==> flow/design.v <==
module find_max #(
    parameter DATA_WIDTH = 16,
    parameter OUTPUT_CHANNEL = 10
) (
    input wire clk,
    input wire signed [DATA_WIDTH - 1 : 0] inp1,
    input wire signed [DATA_WIDTH - 1 : 0] inp2,
    input wire [4 : 0] index,
    output wire signed [4 : 0]  find_max_out
);
    reg signed [DATA_WIDTH : 0] result1;
    reg signed [DATA_WIDTH : 0] result2;
    (* MARK_DEBUG="true" *)reg signed [DATA_WIDTH : 0] max;
    reg [4 : 0] num;
    always @(posedge clk) begin
        result1 = inp1;
        result2 = inp2;
        if(index == 0) begin
            max = result1;
            num = 0;
        end
        else begin
            if(max < result1) begin
                max = result1;
                num = index - 2;
            end
            else if(max < result2) begin
                max = result2;
                num = index + 1 - 2;
            end
        end
    end
    assign find_max_out = num;
endmodule
# Step by step through the tools: find_max

Tool output for the design above, in the order of the flow.
Lines are those of the file above, counted from 1.
Library cell names are shortened.
The mark n/a stands for no value.

Top: find_max
Clock input: clk
Standard-cell library: sky130hd
Corner: tt_025C_1v80

# Word level

Counts by Yosys on the flattened word-level netlist (proc, flatten, opt, wreduce; memories kept). Register bits leave out memories and registers merged into their read ports (data or address). Print and check cells are left out. Cells with the same type and inputs are merged into one.

Bits in registers: 22
Cells after elaboration: 15

Add/subtract/negate cells: 3
$lt $le $gt $ge: 2
Muxes and demuxes: 5
Reduce/logical cells: 3

Operators with widths:

| cell                                              | number |
| two-way mux 17 bit                                | 3 |
| < comparator 17 x 16 -> 1 bit                     | 2 |
| subtractor 5 x 2 -> 5 bit (second input constant) | 2 |
| two-way mux 5 bit                                 | 2 |
| adder 5 x 1 -> 5 bit (second input constant)      | 1 |
| zero test 5 bit                                   | 1 |
| nonzero test 3 bit                                | 1 |
| nonzero test 2 bit                                | 1 |

# Longest topological paths

Depth = most cells in a row (Yosys ltp): at word level without a register or memory, in the mapped netlist without a sequential cell, where the memories' decode and read muxes count.

Word-level depth: 4
ABC_AREA: 0
Gate-level depth with buffers: 10

# After synthesis

Source: synth_stat.txt of the flow (Yosys; design flattened, memories mapped). It holds for the ABC_AREA given above (unset counts as 0); a run with the other value may have another netlist.

Cells in the netlist: 187
Chip area (Yosys): 1826.8 um^2
Sequential part of the area: 580.6 um^2
Flip-flops: 21
Buffers: 3

Cell types:

| type     | number |
| edfxtp_1 | 16 |
| ha_1     | 33 |
| mux2i_1  | 19 |
| inv_1    | 35 |
| dfxtp_1  | 5 |
| a21oi_1  | 11 |
| nand2_1  | 11 |
| a21o_1   | 4 |
| nor2_1   | 8 |
| mux2_1   | 2 |
| o211ai_1 | 3 |
| o31ai_1  | 3 |
| buf_12   | 1 |
| nand3_1  | 4 |
| nand4_1  | 3 |
| xor2_1   | 2 |
| a211oi_1 | 2 |
| a221oi_2 | 1 |

Not listed: further types 21, cells in them 24.

# Path before layout

Source: OpenSTA report_checks on the synthesized netlist (no wires, ideal clock, input and output delay 20% of the period each), path of least setup slack; recovery checks are left aside. Register names are those of the netlist, which keeps one name where synthesis merged equal registers.

Path type: input port to flip-flop
From: input inp1[6]
To: register max[0]
Period: 3.31 ns
External input delay: 0.662 ns
Launch time at the first pin: 0.662 ns
Data arrival time: 2.485 ns
Required time: 2.894 ns
Setup slack: 0.409 ns
Path delay: 2.239 ns
Stages on the path: 8
Period reached after synthesis: 2.901 ns

"path delay" is the arrival time less input delay plus setup time.
"stages on the path": output pins that drive a net of the path, with the launching flip-flop's if there is one; two outputs of one cell count as two.
"period reached after synthesis" is the clock period less the worst setup slack; recovery checks do not enter. This is arithmetic on one report: input and output delays are still those of the set period (20% each).
Between the ends stands the longest chain of elaborated cells between them, by number of cells; it is not shown to be the way that was timed. Of several equally long chains one is given.
A line is the first line of the expression or statement that the cell stems from. Yosys adds cells for indexed reads and writes and turns some case tables into memories.
At most two assigning lines are given for a register; there are more.
The path ends at the enable pin of a flip-flop; only ways to that pin are counted.

Path through: inv_1 ha_1 a21oi_1 o21ai_1 a221o_1 or3_1 nand2_1 nand3_1
Length of the longest elaborated chain: 2
Elaborated cells between the ends (all ways): 2
Source lines of those cells: 1

Ends and longest elaborated chain, after synthesis:

| element                       | line | RTL |
| start: declaration            | 6    | `input wire signed [DATA_WIDTH - 1 : 0] inp1,` |
| < comparator 17 x 16 -> 1 bit | 23   | `if(max < result1) begin` |
| nonzero test 3 bit            | n/a  |  |
| end: assignment               | 19   | `max = result1;` |
| end: assignment               | 24   | `max = result1;` |
| end: declaration              | 13   | `(* MARK_DEBUG="true" *)reg signed [DATA_WIDTH : 0] max;` |

# Timing after layout

Path of least setup slack in the final report of run 2 (OpenROAD, finished layout, wires in). Where an end is a register, its clock arrival counts in the times.

Path type: input port to flip-flop
From: input inp1[3]
To: register max[7]
Period: 2.96 ns
External input delay: 0.59 ns
Launch time at the first pin: 0.59 ns
Data arrival time: 3.10 ns
Required time: 3.06 ns
Setup slack: -0.04 ns
Stages on the path: 11

Between the ends stands the longest chain of elaborated cells between them, by number of cells; it is not shown to be the way that was timed. Of several equally long chains one is given.
At most two assigning lines are given for a register; there are more.
The path ends at the enable pin of a flip-flop; only ways to that pin are counted.

Path through: clkdlybuf4s50_1 inv_1 ha_1 a21oi_2 a21boi_1 o311a_1 buf_4 or3_1 nand2_1 nand3_2 buf_6
Length of the longest elaborated chain: 2
Elaborated cells between the ends (all ways): 2
Source lines of those cells: 1

Ends and longest elaborated chain, post-layout:

| element                       | line | RTL |
| start: declaration            | 6    | `input wire signed [DATA_WIDTH - 1 : 0] inp1,` |
| < comparator 17 x 16 -> 1 bit | 23   | `if(max < result1) begin` |
| nonzero test 3 bit            | n/a  |  |
| end: assignment               | 19   | `max = result1;` |
| end: assignment               | 24   | `max = result1;` |
| end: declaration              | 13   | `(* MARK_DEBUG="true" *)reg signed [DATA_WIDTH : 0] max;` |

==> results <==
Module find_max, platform sky130hd: 2 stored runs of the flow (Yosys, OpenROAD) with differing settings, in no particular order. Input and output delays are each 20% of the period that was set; the output load is 0.01 pF.
"period reached" = clock period - worst setup slack. The figure is calculated, with input and output delays left at 20% of the set period.
By "worst path time" is meant the share of the clock period that the worst setup path is allowed (20% is reserved at inputs, 20% at outputs), minus its slack. Clock arrival times at its registers enter into it.
"total power after layout": no workload was simulated; the value follows from the tool's default switching activity.
A setting shown as . is not set for that run.
Among the results, . means that no value is shown for the run.

| setting or result                        | run 1 | run 2                   |
| period_ns                                | 5.02  | 2.96                    |
| CORE_UTILIZATION                         | 60    | 63                      |
| SETUP_SLACK_MARGIN                       | 1.39  | .                       |
| PLACE_DENSITY_LB_ADDON                   | 0.02  | .                       |
| CORE_ASPECT_RATIO                        | 0.56  | .                       |
| CELL_PAD_IN_SITES_DETAIL_PLACEMENT       | 2     | .                       |
| GPL_ROUTABILITY_DRIVEN                   | 0     | .                       |
| CAP_MARGIN                               | 20    | 20                      |
| CORE_MARGIN                              | 2     | 2                       |
| SLEW_MARGIN                              | 20    | 20                      |
| standard-cell area after layout (um^2)   | .     | 2488.6                  |
| total die area (um^2)                    | .     | 3346.0                  |
| final utilization (%)                    | .     | 90.2                    |
| post-route worst hold slack (ns)         | .     | 0.555                   |
| chip area after synthesis (Yosys) (um^2) | .     | 1826.8                  |
| setup total negative slack (ns)          | .     | -0.559                  |
| period reached (ns)                      | .     | 3.001                   |
| total power after layout (mW)            | .     | 2.393                   |
| worst setup slack after layout (ns)      | .     | -0.041                  |
| worst path time (ns)                     | .     | 2.41                    |
| worst setup path type                    | .     | input port to flip-flop |

Run 1: incomplete, placement halted on DPL-0033
