==> flow/design.v <==
`timescale 1ns/1ps
module mem_data_sync
#(
  parameter integer DATA_WIDTH           = 8,
  parameter integer ARRAY                = 16,
  parameter integer MEM_DATA_WIDTH       = DATA_WIDTH*ARRAY
)
(
  input   wire                             clk,
  input   wire [ MEM_DATA_WIDTH  -1 : 0 ]  data_in,
  output  wire [ MEM_DATA_WIDTH  -1 : 0 ]  data_out
);
  genvar n, m;
  generate
    for (n = 0; n < ARRAY; n = n + 1)
    begin: SYNC_N
      for (m = 0; m <= n; m = m + 1)
      begin: SYNC_M
        wire [ DATA_WIDTH           -1 : 0 ]        a;
        wire [ DATA_WIDTH           -1 : 0 ]        a_dly;
        wire [ DATA_WIDTH           -1 : 0 ]        a_dly_fwd;
        assign a = data_in[n*DATA_WIDTH+:DATA_WIDTH];     
        if (m == 0)
          assign a_dly = a;
        else 
          assign a_dly = SYNC_N[n].SYNC_M[m-1].a_dly_fwd;
        if (m == n)
          assign data_out[n*DATA_WIDTH+:DATA_WIDTH] = SYNC_N[n].SYNC_M[m].a_dly_fwd; 
        register_sync #(DATA_WIDTH) read_addr_fwd (clk, a_dly, a_dly_fwd);
      end
    end
  endgenerate
  endmodule
`timescale 1ns/1ps
module register_sync #(
  parameter integer WIDTH                 = 8
) (
  input  wire                             clk,
  input  wire        [ WIDTH -1 : 0 ]     in,
  output wire        [ WIDTH -1 : 0 ]     out
);
  reg [ WIDTH -1 : 0 ] out_reg;
  always @(posedge clk)
  begin
      out_reg <= in;
  end
  assign out = out_reg;
endmodule
### From RTL to reports: mem_data_sync

What the tools print for mem_data_sync, step after step.
Line numbers count from 1 in the design file above.
Operators carry their Yosys type and port widths (W data, S select, Z words).
Library cell names are shortened.
A cell with n/a has no value.

* top module: mem_data_sync
* clock port: clk
* standard-cell library: sky130hd
* timing corner: tt_025C_1v80

### Word-level counts

Counts by Yosys on the flattened word-level netlist (proc, flatten, opt, wreduce; memories kept). Register bits leave out memories and registers merged into their read ports (data or address); mux counts leave out enables and synchronous resets folded into registers. Print and check cells are left out. Cells with the same type and inputs are merged into one.

* cells after elaboration: 136
* output and inout bits: 128
* register bits after elaboration: 1088
* input bits: 129

### Longest topological paths

Depth = most cells in a row (Yosys ltp): at word level without a register or memory, in the mapped netlist without a sequential cell, where the memories' decode and read muxes count.

* depth after elaboration: 0
* ABC_AREA: 1
* mapped depth: 0
* mapped depth without buffers: 0

### Synthesis result

Yosys stat after the flow's synthesis: flattened, memories mapped to cells. It holds for the ABC_AREA given above (unset counts as 0); a run with the other value may have another netlist.
The area totals of this step are shown rounded.

* flip-flop cells: 1088
* sequential part of the area: 21780 um^2
* standard cells after synthesis: 1088
* mapped area: 21780 um^2
* buffers: 0

Cell types
* dfxtp_1: number 1088, total area 2.18E+04 um^2

### Path before layout

Source: OpenSTA report_checks on the synthesized netlist (no wires, ideal clock, input and output delay 20% of the period each), path of least setup slack; recovery checks are left aside. Register names are those of the netlist, which keeps one name where synthesis merged equal registers.

* path type: reg2out
* start point: register SYNC_N[0].SYNC_M[0].read_addr_fwd.out_reg[0]
* end point: output port data_out[0]
* external output delay: 0.163 ns
* slack: 0.321 ns
* clock period: 0.815 ns
* data required time: 0.652 ns
* launch time at the first pin: 0.000 ns
* path delay: 0.331 ns
* path buffers: 0
* driving pins on the path: 1
* arrival: 0.331 ns
* period reached after synthesis: 0.494 ns

"path delay" is the arrival time less input delay plus setup time.
A path that ends at an output port has no setup time.
"driving pins on the path": output pins that drive a net of the path, with the launching flip-flop's if there is one; two outputs of one cell count as two.
"period reached after synthesis" is the clock period less the worst setup slack; recovery checks do not enter. This is arithmetic on one report: input and output delays are still those of the set period (20% each).

* cell sequence: dfxtp_1
* cells in the longest elaborated chain: 0
* elaborated cells between the ends (all ways): 0
* RTL lines with such cells: 0

Ends and longest elaborated chain, after synthesis
* start: declaration: line 42 `reg [ WIDTH -1 : 0 ] out_reg;`
* start: assignment: line 45 `out_reg <= in;`
* end: declaration: line 11 `output  wire [ MEM_DATA_WIDTH  -1 : 0 ]  data_out`

### Worst path after layout

Path of least setup slack in the final report of entry A (OpenROAD, finished layout, wires in). Where an end is a register, its clock arrival counts in the times.

* path type: reg2out
* start point: register SYNC_N[0].SYNC_M[0].read_addr_fwd.out_reg[4]
* end point: output port data_out[4]
* external output delay: 0.11 ns
* driving pins on the path: 2
* clock period: 0.537 ns
* path buffers: 1
* launch time at the first pin: 0.61 ns
* arrival: 1.04 ns
* data required time: 0.43 ns
* slack: -0.61 ns

* cell sequence: dfxtp_2 -> buf_6
* cells in the longest elaborated chain: 0
* elaborated cells between the ends (all ways): 0
* RTL lines with such cells: 0

Ends and longest elaborated chain, after layout
* start: declaration: line 42 `reg [ WIDTH -1 : 0 ] out_reg;`
* start: assignment: line 45 `out_reg <= in;`
* end: declaration: line 11 `output  wire [ MEM_DATA_WIDTH  -1 : 0 ]  data_out`

Subject: flow runs of mem_data_sync

Hi,

Below are 2 stored runs of the flow (Yosys, OpenROAD; platform sky130hd) on mem_data_sync, each with its settings and what was measured, unordered. Constraints: input delay and output delay 20% of the set period each, output load 0.01 pF.
"clock period achieved" is the run's clock period less its worst setup slack. It is reckoned from that one timing run; input and output delays stay at 20% of the period that was set.
"critical setup path time" is the time allowed to the run's worst setup path (the clock period less input and output delay, where it has them) less its slack. Clock arrival times count: a late capture clock shortens it, a late launch clock lengthens it.
Results are given in rounded form.

### Entry A

Settings: `period_ns=0.537`, `CORE_UTILIZATION=45`, `PLACE_DENSITY_LB_ADDON=0.17`, `CORE_ASPECT_RATIO=0.54`, `ABC_AREA=1`, `GPL_TIMING_DRIVEN=0`, `GPL_ROUTABILITY_DRIVEN=0`, `CTS_CLUSTER_SIZE=43`, `CAP_MARGIN=10`, `SLEW_MARGIN=15`, `MIN_ROUTING_LAYER=met2`, `CORE_MARGIN=2`

- Netlist area reported by Yosys: 21780 um^2
- Standard-cell area after layout: 28010 um^2
- Worst slack on setup checks: -0.614 ns
- Final design utilization: 58.4%
- Critical setup path time: 1.04 ns
- Worst path kind: reg2out
- Die outline area: 50260 um^2
- Clock period achieved: 1.151 ns
- Worst hold slack after layout: -0.035 ns

### Entry B

Settings: `period_ns=0.713`, `CORE_UTILIZATION=22`, `SETUP_SLACK_MARGIN=0.14`, `PLACE_DENSITY_LB_ADDON=0.2`, `CELL_PAD_IN_SITES_GLOBAL_PLACEMENT=2`, `CELL_PAD_IN_SITES_DETAIL_PLACEMENT=2`, `TNS_END_PERCENT=35`, `ABC_AREA=1`, `GPL_TIMING_DRIVEN=0`, `GPL_ROUTABILITY_DRIVEN=0`, `CTS_CLUSTER_DIAMETER=245`, `CAP_MARGIN=20`, `SLEW_MARGIN=20`, `CORE_MARGIN=2`

- Netlist area reported by Yosys: 21780 um^2
- Standard-cell area after layout: 31120 um^2
- Worst slack on setup checks: -0.551 ns
- Final design utilization: 31.7%
- Critical setup path time: 1.12 ns
- Worst path kind: reg2out
- Die outline area: 101500 um^2
- Clock period achieved: 1.264 ns
- Worst hold slack after layout: 0.314 ns

Regards
